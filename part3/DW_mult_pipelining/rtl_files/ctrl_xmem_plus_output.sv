==> flow/design.v <==
module ctrl_xmem_plus_output
#( 
	parameter X_MEM_ADDR_WIDTH = 5,
	parameter X_SIZE = 128,
	parameter F_SIZE = 32,
	parameter PLINE_STAGES = 5
)(
        input  logic                        clk,       
        input  logic                        reset,     
        input  logic                        s_valid,   
        input  logic                        conv_start,
        input  logic                        m_ready,   
        output logic                        xmem_wr_en,
	output logic                        xmem_full,
        output logic                        m_valid,  
        output logic                        en_pline_stages,	
        output logic                        conv_done, 
	output logic                        s_ready   
);
typedef enum logic [2:0] {FILL_XMEM, FLUSH_IN, WAIT_ACCEPT, WAIT_FETCH, FLUSH_OUT, DONE} fsm;
fsm state;
logic [$clog2(X_SIZE)-1:0] xmem_tracker;
logic [$clog2(PLINE_STAGES)-1:0] pline_cntr;
logic s_ready_fsm, en_cntr;
always_ff @ (posedge clk) begin
	if (reset) begin
		s_ready_fsm  <= 1'b0;
		state        <= FILL_XMEM;
		m_valid      <= 1'b0;
		conv_done    <= 1'b0;
		xmem_full    <= 1'b0;
		pline_cntr   <= 0;
	end
	else begin
		case (state)  
			FILL_XMEM : begin
				if (xmem_tracker == unsigned'(F_SIZE-1)) begin
					if (xmem_wr_en == 1'b1) begin
						s_ready_fsm <= 1'b0;
						xmem_full   <= 1'b1; 
					end
					if (conv_start == 1'b1) begin
						s_ready_fsm <= 1'b1;
						state       <= FLUSH_IN;
					end
				end
				else begin
					s_ready_fsm <= 1'b1;
					pline_cntr  <= 0;
				end
			end
			FLUSH_IN: begin
				if (pline_cntr != unsigned'(PLINE_STAGES-1) && xmem_wr_en == 1'b1) begin   
					pline_cntr <= pline_cntr + 'b1;
				end 
				else if (pline_cntr == unsigned'(PLINE_STAGES-1) && xmem_wr_en == 1'b1) begin   
					m_valid      <= 1'b1;
					s_ready_fsm  <= 1'b0;
					state        <= WAIT_ACCEPT;
				end
			end
			WAIT_ACCEPT : begin
				if (m_ready == 1'b1 && m_valid == 1'b1) begin   
					if (xmem_tracker == unsigned'(X_SIZE-1)) begin   
						state       <= FLUSH_OUT;
						s_ready_fsm <= 1'b0;
					end
					else if (xmem_wr_en == 1'b0) begin  
						state       <= WAIT_FETCH;
						m_valid     <= 1'b0;
						s_ready_fsm <= 1'b1;
					end
				end
			end
			WAIT_FETCH : begin
				if (xmem_wr_en == 1'b1) begin    
					state       <= WAIT_ACCEPT;
					m_valid     <= 1'b1;
					s_ready_fsm <= 1'b0;
				end
			end
			FLUSH_OUT: begin
				if (en_pline_stages == 1'b1 && pline_cntr != 0) begin   
					pline_cntr <= pline_cntr - 'b1;
				end
				else if (en_pline_stages == 1'b1 && pline_cntr == 0) begin   
					conv_done      <= 1'b1;
					pline_cntr     <= 0;
					state          <= DONE;
					m_valid        <= 0;
					xmem_full      <= 1'b0;
				end
			end
			DONE : begin
				conv_done   <= 1'b0;
				if (conv_done == 1'b0)    
					state <= FILL_XMEM;
			end
		endcase
	end
end
assign s_ready    = (xmem_tracker == unsigned'(X_SIZE-1)) ? 1'b0 : (m_valid && m_ready) || s_ready_fsm;   
assign xmem_wr_en = (xmem_tracker == unsigned'(X_SIZE-1)) ? 1'b0 : s_valid && s_ready;   
assign en_pline_stages = (state == FLUSH_IN) ? xmem_wr_en : (m_valid && m_ready);   
always_ff @(posedge clk) begin
	if (reset | conv_done) begin
		xmem_tracker <= 0;
	end
	else begin
		if (xmem_wr_en == 1'b1 && 
		    xmem_tracker != unsigned'(X_SIZE-1) && !(xmem_tracker == unsigned'(F_SIZE-1) && state == FILL_XMEM))
			xmem_tracker <= xmem_tracker + 1;
	end
end
endmodule
---- Tool chain data of ctrl_xmem_plus_output ----
The steps from the RTL of ctrl_xmem_plus_output to its reports follow in flow order.
Line numbers count from 1 in the design file above.
Cell names lack the library's common part.
Not given: --
set-up
  design top .............................. ctrl_xmem_plus_output
  clock input ............................. clk
  library ................................. sky130hd
  library corner .......................... tt_025C_1v80

---- Elaborated design ----
Counts by Yosys on the flattened word-level netlist (proc, flatten, opt, wreduce; memories kept). Register bits leave out memories and registers merged into their read ports (data or address). Print and check cells are left out. Cells with the same type and inputs are merged into one.
word-level totals
  elaborated cells ........................ 106
  output and inout bits ................... 6
  bits in registers ....................... 17
  input bits .............................. 5
cells by class
  eq/ne operators ......................... 26
  reduce/logical cells .................... 26
  $add $sub $neg .......................... 3
  multiplexer cells ....................... 43
  bitwise gates (word level) .............. 1
operators with widths
  cell                                                         number
  3-bit 2-to-1 mux                                             15
  2-bit inequality test with constant B                        14
  1-bit 2-to-1 mux                                             22
  3-bit case mux with 6-bit select                             1
  11-bit AND reduction                                         1
  5-bit AND reduction                                          2
  1-bit logical AND                                            9
  3-bit == test with constant B                                3
  3-bit inequality test with constant B                        3
  9-bit AND reduction                                          1
  3-bit case mux with 3-bit select                             1
  4-bit nonzero test                                           2
  1-bit case mux with 4-bit select                             2
  7-bit by 1-bit adder with 7-bit output with constant B       1
  7-bit by 5-bit == test with 1-bit output with constant B     1
  7-bit == test with constant B                                1
  7-bit inequality test with constant B                        1
  3-bit by 2-bit == test with 1-bit output with constant B     2
  3-bit zero test                                              2
  3-bit nonzero test                                           2
  6-bit nonzero test                                           1
  2-bit nonzero test                                           2
  4-bit AND reduction                                          1
  1-bit case mux with 2-bit select                             2
  3-bit by 1-bit adder with 3-bit output with constant B       1
  3-bit by 1-bit subtractor with 3-bit output with constant B  1
  3-bit by 1-bit == test with 1-bit output with constant B     1
  3-bit AND reduction                                          1
Other operator kinds: 3; their cells: 3.

---- Longest topological paths ----
Yosys ltp: most cells in a row. Word level: on the elaborated netlist, between registers, memories and ports. Mapped: between sequential cells and ports; inverters and the memories' decode and read muxes count.
depth
  depth after elaboration ................. 10
  ABC_AREA ................................ 0
  gate-level depth with buffers ........... 7
  gate-level depth less buffers ........... 7

---- After synthesis ----
The flow's flattened synthesis, as Yosys stat reports it; memories are mapped. The netlist is that of the ABC_AREA named above (0 if unset); the other value can give another one.
Totals and module areas in this step are rounded.
cells by type
  type      number  total area (sq um)
  dfxtp_1   20      400.384
  nor2_1    15      56.304
  a221oi_4  2       52.55
  ha_1      4       50.048
  nor3_1    10      50.048
  a21oi_1   9       45.043
  nand2_1   11      41.29
  nand3_1   8       40.038
  nor2b_1   5       31.28
  inv_1     8       30.029
  o21ai_0   6       30.029
  a41oi_1   3       26.275
  xnor2_1   3       26.275
  buf_4     3       22.522
  nand4_4   1       21.27
  and3_1    3       18.768
  nand2b_1  3       18.768
  nor4_1    3       18.768
Other cell types: 33; their cells: 40.
synthesis totals
  area of sequential cells ................ 0.0004004 sq mm
  flip-flops .............................. 20
  cell count .............................. 157
  buffers ................................. 10
  synthesis area .......................... 0.001297 sq mm

---- Path before layout ----
OpenSTA on the mapped netlist: ideal clock, no wires. The path of least setup slack (recovery checks aside). Input and output delay are each 20% of the period. Register names are those of the netlist, which keeps one name where synthesis merged equal registers.
path post-synthesis
  kind .................................... flip-flop to flip-flop
  start ................................... register xmem_tracker[0]
  end ..................................... register m_valid
  setup slack ............................. 0.214 ns
  period .................................. 2.15 ns
  arrival time ............................ 1.813 ns
  data required time ...................... 2.027 ns
  stages on the path ...................... 7
  launch time at the first pin ............ 0.000 ns
  delay of the path ....................... 1.936 ns
  path buffers ............................ 0
  library setup time ...................... 0.123 ns
  period reached after synthesis .......... 1.936 ns
"delay of the path" is the arrival time less input delay plus setup time.
"stages on the path" counts driving pins, that of a launching flip-flop among them; a cell with two outputs on the path counts twice.
"period reached after synthesis" = period - worst setup slack (recovery checks aside). The figure is calculated, with input and output delays left at 20% of the set period.
Between the ends stands the longest chain of elaborated cells between them, by number of cells; it is not shown to be the way that was timed. Of several equally long chains one is given.
A line is the first line of the expression or statement that the cell stems from. Yosys adds cells for indexed reads and writes and turns some case tables into memories.
A register here has more assigning lines than the two given.
on the way, post-synthesis
  path through ............................ dfxtp_1 > ha_1 > nand4_4 > o21ai_2 > or4_4 > a221oi_2 > mux2_1
  length of the longest elaborated chain .. 9
  elaborated cells between the ends (all ways) .. 26
  classes of those cells .................. 8 x eq/ne; 12 x mux; 6 x reduce/logical
ends and longest elaborated chain, post-synthesis
  element                           RTL line  text
  start, declared                   22        logic [$clog2(X_SIZE)-1:0] xmem_tracker;
  start, assigned                   107       xmem_tracker <= 0;
  start, assigned                   112       xmem_tracker <= xmem_tracker + 1;
  7-bit == test                     102       assign s_ready    = (xmem_tracker == unsigned'(X_SIZE-1)) ? 1'b0 : (m_valid && m_ready) || s_ready_fsm;
  1-bit 2-to-1 mux                  102
  1-bit logical AND                 103       assign xmem_wr_en = (xmem_tracker == unsigned'(X_SIZE-1)) ? 1'b0 : s_valid && s_ready;
  1-bit 2-to-1 mux                  103
  1-bit 2-to-1 mux                  104       assign en_pline_stages = (state == FLUSH_IN) ? xmem_wr_en : (m_valid && m_ready);
  1-bit logical AND                 86        else if (en_pline_stages == 1'b1 && pline_cntr == 0) begin
  1-bit 2-to-1 mux                  86
  1-bit 2-to-1 mux                  83        if (en_pline_stages == 1'b1 && pline_cntr != 0) begin
  1-bit case mux with 4-bit select  35        case (state)
  end, assigned                     29        m_valid <= 1'b0;
  end, assigned                     57        m_valid <= 1'b1;
  end, declared                     15        output logic                        m_valid,

Design ctrl_xmem_plus_output on sky130hd. What follows are 2 stored runs of the flow, each under its own settings; their order means nothing. The constraints put input and output delay at 20% of the set period each and load the outputs with 0.01 pF.

---- entry A ----
settings
  period_ns = 2.88
  CORE_UTILIZATION = 51
  SETUP_SLACK_MARGIN = 0.79
  PLACE_DENSITY_LB_ADDON = 0.16
  CORE_ASPECT_RATIO = 1.39
  CELL_PAD_IN_SITES_GLOBAL_PLACEMENT = 2
  CELL_PAD_IN_SITES_DETAIL_PLACEMENT = 1
  TNS_END_PERCENT = 5
  ABC_AREA = 0
  CTS_CLUSTER_SIZE = 20
  SLEW_MARGIN = 10
  MAX_ROUTING_LAYER = met5
  CAP_MARGIN = 20
  CORE_MARGIN = 2
results
  no results, placement failed with FLW-0024

---- entry B ----
settings
  period_ns = 1.41
  CORE_UTILIZATION = 47
  SETUP_SLACK_MARGIN = -0.05
  PLACE_DENSITY = 0.64
  CORE_ASPECT_RATIO = 0.97
  CORE_MARGIN = 7
  CELL_PAD_IN_SITES_DETAIL_PLACEMENT = 1
  ABC_AREA = 1
  CTS_CLUSTER_SIZE = 35
  CAP_MARGIN = 5
  MIN_ROUTING_LAYER = met2
  MAX_ROUTING_LAYER = met4
  SLEW_MARGIN = 20
results
  no results, clock tree synthesis failed with DPL-0033
