==> flow/design.v <==
module control_unit #(
	parameter F_MEM_SIZE = 4, parameter X_MEM_SIZE = 8, parameter X_MEM_ADDR_WIDTH = 3, parameter F_MEM_ADDR_WIDTH = 2
) (
        input                             clk,            
        input                             reset,           
        input                             conv_start,     
        input                             m_ready_y,       
	input                             s_valid_x,
	output logic			  mem_wr_en,
        output logic                      conv_done,       
        output logic                      m_valid_y,
	output logic                      s_ready_x,
	output logic [X_MEM_ADDR_WIDTH:0] x_count,
	output logic			  y_accepted
);
logic			      next_conv;
logic				conv_start_pulse, conv_start_reg;
logic [X_MEM_ADDR_WIDTH-1:0]	load_xaddr_val;
logic  next_state, curr_state;
logic  mem_wr_en_int;
logic y_out_en_reg;
typedef enum {FILL_X, S0, S1, S2, DONE} fsm;
fsm state;
logic dummy;
assign mem_wr_en   = s_valid_x & s_ready_x;  
assign y_accepted  = (m_valid_y & m_ready_y) | (conv_start_pulse);
assign conv_done   = (x_count == X_MEM_SIZE-1);
logic conv_done_reg, conv_done_reg_reg;
always @ (posedge clk) begin
	if (reset == 1) begin
		conv_done_reg <=  0;
		conv_done_reg_reg <=  0;
	end else begin
		conv_done_reg <= conv_done;
		conv_done_reg_reg <= conv_done_reg;
	end
end
always_ff @ (posedge clk) begin
	if (reset == 1) begin
		state <= FILL_X;
		m_valid_y <= 'b0;
		s_ready_x <= 'b0;
		x_count <= 'b0;
	end else begin
		case (state)
			FILL_X: begin
				s_ready_x <= 'b1;
				if (mem_wr_en == 1)
					x_count   <= x_count + 1;
				if (conv_start_pulse == 1) begin
					m_valid_y <= 1;
					state <= S0;
				end
			end
			S0: begin	 
				m_valid_y <= 1;
				if (conv_done_reg_reg == 1) begin
					state     <= DONE;
				end else if (mem_wr_en == 1 && y_accepted == 1) begin  
					m_valid_y <= 1;
					s_ready_x <= 1;
					x_count   <= x_count + 1;
					state     <= S0;
				end else if (mem_wr_en == 0 && y_accepted == 1) begin  
					m_valid_y <= 0;
					state     <= S1;
				end else if (mem_wr_en == 1 && y_accepted == 0) begin  
					s_ready_x <= 0;
					state     <= S2;
				end
			end
			S1: begin  
				if (mem_wr_en == 1) begin
					m_valid_y <= 1;
					x_count   <= x_count + 1;
					state     <= S0;
				end
			end
			S2: begin
				if (y_accepted == 1) begin
					s_ready_x <= 1;
					x_count   <= x_count + 1;
					state     <= S0;
				end
			end
			DONE: begin
				m_valid_y <= 0;
				s_ready_x <= 1;
				x_count   <= 0;
				state     <= FILL_X;
			end
		endcase
	end
end
always @ (posedge clk) begin
	if (reset == 1)
		conv_start_reg <= 0;
	else
		conv_start_reg <= conv_start;
end
assign conv_start_pulse = conv_start && !conv_start_reg;
endmodule
Tool chain data of control_unit
The steps from the RTL of control_unit to its reports follow in flow order.
Lines are those of the file above, counted from 1.
Cell names lack the library's common part.
{ "inputs": {"top": "control_unit", "clock_port": "clk", "lib": "sky130hd", "pvt_corner": "tt_025C_1v80"} }

After elaboration
Source: Yosys, flattened and elaborated, memories not mapped. Widths are those after wreduce. Registers that Yosys merges into a memory's read port (data or address) are not register bits. Print and check cells do not count. Equal cells are merged and count once.
{ "classes": {"add_sub_neg": 1, "mul": 0, "div_mod_pow": 0, "cmp": 0, "equal": 14, "shift": 0, "muxes": 25, "n_logic": 5, "n_reduce_logical": 15} }
{ "op_table": {"columns": ["cell", "count"], "rows": [
  ["32-bit 2-to-1 mux", 7],
  ["32-bit case mux with 5-bit select", 1],
  ["32-bit by 2-bit equality test with 1-bit output (second input constant)", 2],
  ["32-bit by 1-bit equality test with 1-bit output (second input constant)", 1],
  ["32-bit by 3-bit equality test with 1-bit output (second input constant)", 1],
  ["32-bit zero test", 1],
  ["4-bit case mux with 4-bit select", 1],
  ["4-bit 2-to-1 mux", 4],
  ["5-bit AND reduction", 3],
  ["2-bit != test (second input constant)", 5],
  ["1-bit 2-to-1 mux", 10],
  ["3-bit != test (second input constant)", 2],
  ["5-bit != test (second input constant)", 1],
  ["5-bit nonzero test", 1],
  ["1-bit logical AND", 4],
  ["2-bit OR reduction", 2],
  ["4-bit by 1-bit adder with 4-bit output (second input constant)", 1],
  ["4-bit by 3-bit equality test with 1-bit output (second input constant)", 1],
  ["4-bit nonzero test", 1],
  ["1-bit case mux with 4-bit select", 1],
  ["3-bit AND reduction", 1],
  ["3-bit nonzero test", 1],
  ["1-bit case mux with 3-bit select", 1],
  ["1-bit AND", 2],
  ["1-bit NOT", 2],
  ["2-bit by 1-bit != test with 1-bit output (second input constant)", 1],
  ["1-bit bitwise OR", 1],
  ["1-bit zero test", 1]
]} }
{ "bits": {"ff_bits": 41, "latch_bits": 0, "ramBits": 0, "mem_bits_ro": 0, "clocked_rd_ports_x_width": 0, "mem_count": 0, "out_inout_bits": 9} }

Depth
Longest topological path by Yosys (ltp), each cell counted once; first at word level (registers and memories cut), then after technology mapping (sequential cells cut; the memories' decode and read muxes count).
{ "logic_depth": {"depth_word": 10, "ABC_AREA": 0, "ltp_mapped": 5} }

Synthesis result
Source: synth_stat.txt of the flow (Yosys; design flattened, memories mapped). It holds for the ABC_AREA given above (unset counts as 0); a run with the other value may have another netlist.
The area totals of this step are shown rounded.
{ "synth_totals": {"cells": 79, "synth_area_mm2": 0.000699, "sequential_area_mm2": 0.00028, "flip_flops": 14, "buf_cells": 1} }
{ "types": {"columns": ["type", "count", "type_area_um2"], "rows": [
  ["dfxtp_1", 14, 280.269],
  ["nand2_1", 11, 41.29],
  ["nor2b_1", 6, 37.536],
  ["o221ai_4", 1, 26.275],
  ["a21oi_1", 5, 25.024],
  ["nand2b_1", 4, 25.024],
  ["nor2_1", 6, 22.522],
  ["a211o_2", 2, 20.019],
  ["o32ai_2", 1, 16.266],
  ["a21o_1", 2, 15.014],
  ["a221oi_2", 1, 15.014],
  ["a31oi_1", 2, 12.512],
  ["ha_1", 1, 12.512],
  ["inv_1", 3, 11.261],
  ["or4_4", 1, 11.261],
  ["mux2i_1", 1, 10.01],
  ["nand3_1", 2, 10.01],
  ["nor3_1", 2, 10.01]
]} }
Other cell types: 14; their cells: 14.

Worst setup path after synthesis
Path of least setup slack by OpenSTA after synthesis, without wires, with an ideal clock, recovery checks aside; 20% of the period is set as input and as output delay. Where synthesis merged equal registers, the netlist keeps one of their names.
{ "synth_timing": {"kind": "in2out", "from": "in conv_start", "to": "out y_accepted", "tclk_ns": 2.39, "in_delay_ns": 0.478, "launch_ns": 0.478, "arrival_ns": 0.985, "slack_ns": 0.927, "delay_ns": 0.507, "stages": 3, "path_buffers": 0, "synth_period_reached_ns": 1.463} }
"delay_ns" is the arrival time less input delay plus setup time.
At an output port there is no setup time.
"stages": output pins that drive a net of the path, with the launching flip-flop's if there is one; two outputs of one cell count as two.
"synth_period_reached_ns" = period - worst setup slack (recovery checks aside). The figure is calculated, with input and output delays left at 20% of the set period.
Between the ends stands the longest chain of elaborated cells between them, by number of cells; it is not shown to be the way that was timed. Of several equally long chains one is given.
A line is the first line of the expression or statement that the cell stems from. Yosys adds cells for indexed reads and writes and turns some case tables into memories.
{ "synth_via": {"path_cell_list": "nor2b_1 > a21oi_1 > inv_1", "elab_chain_cells": 2, "cells_between": 2, "cone_lines": 2} }
{ "synth_rtl": {"columns": ["element", "line_no", "source"], "rows": [
  ["start, declared", 6, "input                             conv_start,"],
  ["1-bit logical AND", 101, "assign conv_start_pulse = conv_start && !conv_start_reg;"],
  ["1-bit bitwise OR", 26, "assign y_accepted  = (m_valid_y & m_ready_y) | (conv_start_pulse);"],
  ["end, declared", 14, "output logic y_accepted"]
]} }

Timing after layout
Path of least setup slack in the final report of job 2 (OpenROAD, finished layout, wires in). Where an end is a register, its clock arrival counts in the times.
{ "layout_timing": {"kind": "reg2reg", "from": "reg state", "to": "reg x_count[3]", "tclk_ns": 1.39, "setup_time_ns": 0.08, "launch_ns": 0.27, "arrival_ns": 1.66, "slack_ns": -0.08, "stages": 5, "path_buffers": 0} }
Where an end lacks its bit number, it is one bit of the signal, or one of the new flip-flops if synthesis recoded a state register.
At most two assigning lines are given for a register; there are more.
{ "layout_via": {"path_cell_list": "dfxtp_2 > or4_4 > o221ai_4 > a221oi_2 > o32ai_2"} }
{ "layout_rtl": {"columns": ["element", "line_no", "source"], "rows": [
  ["start, declared", 23, "fsm state;"],
  ["start, assigned", 40, "state <= FILL_X;"],
  ["start, assigned", 52, "state <= S0;"],
  ["end, assigned", 49, "x_count <= x_count + 1;"],
  ["end, assigned", 62, "x_count <= x_count + 1;"],
  ["end, declared", 13, "output logic [X_MEM_ADDR_WIDTH:0] x_count,"]
]} }
Chain of elaborated cells between the ends: none given.

Hand-over note for control_unit

control_unit through Yosys and OpenROAD on sky130hd: 2 stored runs, unordered, with their settings and measured results. The constraints put input and output delay at 20% of the set period each and load the outputs with 0.01 pF.
"worst_setup_path_time_ns": the worst setup path's part of the clock period (all of it between registers, 20% less for each end at a port) less its slack. A launch clock that arrives late makes it longer, a capture clock that arrives late makes it shorter.
Values from the reports are rounded here.
[
  {
    "run": "job 1",
    "settings": { "period_ns": 1.01, "CORE_UTILIZATION": 49, "SETUP_SLACK_MARGIN": 0.07, "CORE_MARGIN": 7, "CTS_CLUSTER_SIZE": 22, "CAP_MARGIN": 25, "SLEW_MARGIN": 20 },
    "outcome": "incomplete, clock tree synthesis halted on DPL-0033"
  },
  {
    "run": "job 2",
    "settings": { "period_ns": 1.39, "CAP_MARGIN": 20, "CORE_MARGIN": 2, "CORE_UTILIZATION": 40, "SLEW_MARGIN": 20 },
    "results": { "fin_tns_ns": -0.222, "die_footprint_mm2": 0.0021, "timing.setup.ws_ns": -0.083, "final_util_pct": 69.1, "worst_setup_path_time_ns": 1.47, "path_kind": "reg2reg", "holdWs_ns": 0.457, "synthArea_mm2": 0.000699 }
  }
]

End of note.
